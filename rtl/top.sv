==> flow/design.v <==
`timescale 1ns / 1ps
module axis_m(
    input  wire m_axis_aclk,
    input  wire m_axis_aresetn,
    input  wire newd,
    input  wire [7:0] din,
    input  wire m_axis_tready,
    output wire m_axis_tvalid,
    output wire [7:0] m_axis_tdata,
    output wire m_axis_tlast 
    );
    typedef enum bit {idle = 1'b0, tx = 1'b1} state_type;
    state_type state = idle, next_state = idle;
    reg [2:0] count = 0;
    always@(posedge m_axis_aclk)
    begin
    if(m_axis_aresetn == 1'b0)
        state <= idle;
    else
        state <= next_state;
    end
    always@(posedge m_axis_aclk)
    begin
    if(state == idle)
       count <= 0;       
    else if(state == tx && count != 3 && m_axis_tready == 1'b1)
        count <= count +1;
    else
        count <= count;
    end
    always@(*)
    begin
       case(state)
               idle:
               begin  
                    if(newd == 1'b1)
                      next_state = tx;
                    else
                      next_state = idle;
               end
               tx:
               begin
                    if(m_axis_tready == 1'b1)
                    begin                    
                        if(count != 3)
                        next_state  = tx;
                        else
                        next_state  = idle;
                    end
                    else
                    begin
                        next_state  = tx;
                    end 
                end
               default: next_state = idle;
               endcase
        end
 assign m_axis_tdata   = (m_axis_tvalid) ? din*count : 0;   
 assign m_axis_tlast   = (count == 3 && state == tx)    ? 1'b1 : 0;
 assign m_axis_tvalid  = (state == tx ) ? 1'b1 : 1'b0;
endmodule
`timescale 1ns / 1ps
module axis_s(
    input  wire s_axis_aclk,
    input  wire s_axis_aresetn,
    output wire s_axis_tready,
    input  wire s_axis_tvalid,
    input  wire [7:0] s_axis_tdata,
    input  wire s_axis_tlast,
    output wire [7:0] dout
    );
    typedef enum bit [1:0] {idle = 2'b00, store = 2'b01, last_byte = 2'b10} state_type;
    state_type state = idle, next_state = idle;
    always@(posedge s_axis_aclk)
    begin
    if(s_axis_aresetn == 1'b0)
    state  <= idle;
    else
    state <= next_state;
    end
    always@(*)
        begin
               case(state)
               idle:
                begin  
                    if(s_axis_tvalid == 1'b1)
                      next_state = store;
                    else
                      next_state = idle;
                end
               store:
                begin
                if(s_axis_tlast == 1'b1 && s_axis_tvalid == 1'b1 ) 
                      next_state = idle;
                 else if (s_axis_tlast == 1'b0 && s_axis_tvalid == 1'b1)
                      next_state = store;
                 else
                      next_state = idle;
               end
               default: next_state = idle;
               endcase
         end
assign s_axis_tready = (state == store);
assign dout          = (state == store ) ? s_axis_tdata : 8'h00;
endmodule
`timescale 1ns / 1ps
module top 
(
input clk,rst, newd,
input [7:0] din,
output [7:0] dout,
output last
);
wire last_t, valid_t, ready_t;
wire [7:0] data;
axis_m m1 (clk,rst,newd,din, ready_t, valid_t, data, last_t);
axis_s s1 (clk, rst,ready_t,valid_t,data,last_t, dout);
assign last = last_t;
endmodule
Reports on top
The steps from the RTL of top to its reports follow in flow order.
Line numbers count from 1 in the design file above.
Operators: Yosys type, input widths -> output width; for muxes data width and select width s.
Library cell names are shortened.
The mark - stands for no value.
- top module: top
- clock: clk
- cell library: sky130hd
- timing corner: tt_025C_1v80

After elaboration
Yosys after proc, flatten, opt, wreduce and memory -nomap, before mapping. Enables and synchronous resets that opt folds into registers are not counted as muxes. Memory bits, and registers merged into a memory's read port (data or address), are not among the register bits. Print and check cells are not counted. Equal cells are merged and count once.
- bits in registers at 6
- latch bits: 0
- RAM bits: 0
- noted memory bits (read-only): 0
- word width x clocked read ports: 0
- noted memories: 0
- input port bits at 11
- output and inout bits: 9
- noted elaborated cells: 28
- add/sub/neg operators at 1
- multipliers at 1
- divide/modulo/power cells at 0
- noted magnitude comparators: 0
- equality and inequality tests: 3
- shift operators at 0
- noted multiplexer cells: 12
- bitwise operators: 2
- noted reductions and logical operators: 6
- operators with widths (cell ; count):
    $mul 8x3->8 ; 1
    $mux 8 ; 2
    $mux 1 ; 7
    $logic_and 1x1->1 ; 5
    $pmux 2 s2 ; 1
    $add 3x1->3 const B ; 1
    $eq 3x2->1 const B ; 1
    $ne 3x2->1 const B ; 1
    $not 1->1 ; 2
    $eq 2x1->1 const B ; 1
    $logic_not 2->1 ; 1
    $pmux 1 s2 ; 1
    $mux 2 ; 1

Logic depth
Depth = most cells in a row (Yosys ltp): at word level without a register or memory, in the mapped netlist without a sequential cell, where the memories' decode and read muxes count.
- noted word-level depth: 8
- ABC_AREA: 1
- gate-level depth with buffers at 13
- depth with buffers taken out: 12

After synthesis
Yosys stat after the flow's synthesis: flattened, memories mapped to cells. It holds for the ABC_AREA given above (unset counts as 0); a run with the other value may have another netlist.
The area totals of this step are shown rounded.
- cells by type (cell ; count ; total area (um2)):
    nand2_1 ; 45 ; 168.912
    fa_1 ; 6 ; 120.115
    dfxtp_1 ; 5 ; 100.096
    ha_1 ; 8 ; 100.096
    inv_1 ; 26 ; 97.594
    a21oi_1 ; 7 ; 35.034
    buf_6 ; 3 ; 33.782
    nand2_4 ; 3 ; 33.782
    nor2_1 ; 8 ; 30.029
    nor2_8 ; 1 ; 20.019
    o21ai_0 ; 4 ; 20.019
    nand3_4 ; 1 ; 17.517
    nor3_1 ; 3 ; 15.014
    inv_2 ; 2 ; 7.507
    o21a_1 ; 1 ; 7.507
    nand2_2 ; 1 ; 6.256
    nor2_2 ; 1 ; 6.256
    o21ai_1 ; 1 ; 5.005
- cells in the netlist: 126
- synthesis area: 825 um2
- sequential area: 100 um2
- noted mapped flip-flops: 5
- buffer cells at 3

Worst setup path after synthesis
Path of least setup slack by OpenSTA after synthesis, without wires, with an ideal clock, recovery checks aside; 20% of the period is set as input and as output delay. Where synthesis merged equal registers, the netlist keeps one of their names.
- path kind: input port to output port
- start point: input port din[0]
- end point: output port dout[6]
- clock period: 4.08 ns
- noted external input delay: 0.816 ns
- output delay: 0.816 ns
- noted time at the first pin: 0.816 ns
- noted arrival: 2.571 ns
- required time at 3.264 ns
- noted path slack: 0.693 ns
- delay of the path at 1.755 ns
- driving pins on the path: 10
- path buffers: 0
- synthesis period reached: 3.387 ns
"delay of the path" is the arrival time less input delay plus setup time.
At an output port there is no setup time.
"driving pins on the path": output pins that drive a net of the path, with the launching flip-flop's if there is one; two outputs of one cell count as two.
"synthesis period reached" is the clock period less the worst setup slack; recovery checks do not enter. This is arithmetic on one report: input and output delays are still those of the set period (20% each).
The rows between start and end are the longest chain of elaborated cells between them; the timing report does not say that the signal goes this way. Where chains are equally long, one stands for them.
Each line given opens the expression or statement behind the cell; cells for indexed reads and writes are added by Yosys, which also makes memories of some case tables.
- cells stage by stage: nand2_1 -> fa_1 -> inv_1 -> ha_1 -> fa_1 -> nand2_1 -> nand2_1 -> a21oi_1 -> o21ai_0 -> a21oi_1
- length of the longest elaborated chain: 3
- elaborated cells between the ends (all ways) at 3
- RTL lines with such cells: 2
- those cells by class: mul (1); mux (2)
- RTL lines, path after synthesis (element ; line ; text):
    start: declaration ; 110 ; input [7:0] din,
    $mul 8x3->8 ; 58 ; assign m_axis_tdata   = (m_axis_tvalid) ? din*count : 0;
    $mux 8 ; 58 ;
    $mux 8 ; 104 ; assign dout          = (state == store ) ? s_axis_tdata : 8'h00;
    end: declaration ; 111 ; output [7:0] dout,

Timing after layout
From the final timing report of record 2: the path of least setup slack in the routed layout; clock arrival at registers is part of the times.
- path kind: flip-flop to output port
- start point: register m1.count[2]
- end point: output port dout[6]
- clock period: 1.83 ns
- output delay: 0.37 ns
- noted time at the first pin: 0.25 ns
- noted arrival: 2.36 ns
- required time at 1.46 ns
- noted path slack: -0.89 ns
- driving pins on the path: 12
- path buffers: 1
The rows between start and end are the longest chain of elaborated cells between them; the timing report does not say that the signal goes this way. Where chains are equally long, one stands for them.
At most two assigning lines are given for a register; there are more.
- cells stage by stage: dfxtp_4 -> nand2_4 -> fa_1 -> inv_2 -> ha_4 -> fa_2 -> nand2_1 -> nand2_1 -> a21oi_2 -> o21ai_1 -> a21oi_2 -> buf_2
- length of the longest elaborated chain: 3
- elaborated cells between the ends (all ways) at 3
- RTL lines with such cells: 2
- those cells by class: mul (1); mux (2)
- RTL lines, path post-layout (element ; line ; text):
    start: declaration ; 14 ; reg [2:0] count = 0;
    start: assignment ; 27 ; count <= count +1;
    start: assignment ; 29 ; count <= count;
    $mul 8x3->8 ; 58 ; assign m_axis_tdata   = (m_axis_tvalid) ? din*count : 0;
    $mux 8 ; 58 ;
    $mux 8 ; 104 ; assign dout          = (state == store ) ? s_axis_tdata : 8'h00;
    end: declaration ; 111 ; output [7:0] dout,

2 stored runs of top in the flow (synthesis by Yosys, layout by OpenROAD, sky130hd cells), in arbitrary order. Constraints: input delay and output delay 20% of the set period each, output load 0.01 pF.
"total power after layout" is the tool's figure for a default switching activity; nothing was simulated.
Measured values are rounded.

Record 1

==> flow/run.sh <==
#!/bin/bash
# the make line also repeats the synthesis and layout settings of config.mk as NAME=value (left out here)
make -C /OpenROAD-flow-scripts/flow DESIGN_CONFIG=/design/flow/config.mk WORK_HOME=/design/flow/orfs CLKGATE_MAP_FILE= finish
==> flow/config.mk <==
export PLATFORM = sky130hd
export DESIGN_NAME = top
export DESIGN_NICKNAME = top
export VERILOG_FILES = /design/flow/design.v
export SDC_FILE = /design/flow/constraint.sdc
export NUM_CORES = 4
export LEC_CHECK = 0
export CAP_MARGIN = 15
export CELL_PAD_IN_SITES_DETAIL_PLACEMENT = 2
export CELL_PAD_IN_SITES_GLOBAL_PLACEMENT = 2
export CORE_MARGIN = 2
export CORE_UTILIZATION = 65
export CTS_CLUSTER_SIZE = 64
export HOLD_SLACK_MARGIN = -0.07
export PLACE_DENSITY = 0.54
export SETUP_SLACK_MARGIN = 0.37
export SLEW_MARGIN = 20
export TNS_END_PERCENT = 95
==> flow/constraint.sdc <==
create_clock -name core_clock -period 2.01 [get_ports {clk}]
set_input_delay 0.4020 -clock core_clock [delete_from_list [all_inputs] [get_ports {clk}]]
set_output_delay 0.4020 -clock core_clock [all_outputs]
set_load 0.01 [all_outputs]

Record 1: not finished: placement ended with error GPL-0301.

Record 2

==> flow/run.sh <==
#!/bin/bash
# the make line also repeats the synthesis and layout settings of config.mk as NAME=value (left out here)
make -C /OpenROAD-flow-scripts/flow DESIGN_CONFIG=/design/flow/config.mk WORK_HOME=/design/flow/orfs CLKGATE_MAP_FILE= finish
==> flow/config.mk <==
export PLATFORM = sky130hd
export DESIGN_NAME = top
export DESIGN_NICKNAME = top
export VERILOG_FILES = /design/flow/design.v
export SDC_FILE = /design/flow/constraint.sdc
export NUM_CORES = 4
export LEC_CHECK = 0
export ABC_AREA = 1
export CAP_MARGIN = 10
export CELL_PAD_IN_SITES_GLOBAL_PLACEMENT = 0
export CORE_MARGIN = 2
export CORE_UTILIZATION = 38
export CTS_CLUSTER_DIAMETER = 360
export GPL_ROUTABILITY_DRIVEN = 1
export MIN_ROUTING_LAYER = met2
export PLACE_DENSITY_LB_ADDON = 0.01
export SLEW_MARGIN = 10
==> flow/constraint.sdc <==
create_clock -name core_clock -period 1.83 [get_ports {clk}]
set_input_delay 0.3660 -clock core_clock [delete_from_list [all_inputs] [get_ports {clk}]]
set_output_delay 0.3660 -clock core_clock [all_outputs]
set_load 0.01 [all_outputs]

Measured in record 2:
- die area at 2,560 um2
- total power after layout: 317 uW
- final utilization: 69.7 %
- setup slack of the worst path at -0.891 ns
- cell area after synthesis: 825 um2
- noted the setup TNS: -4.26 ns
- noted the worst hold slack in the final report: 0.551 ns
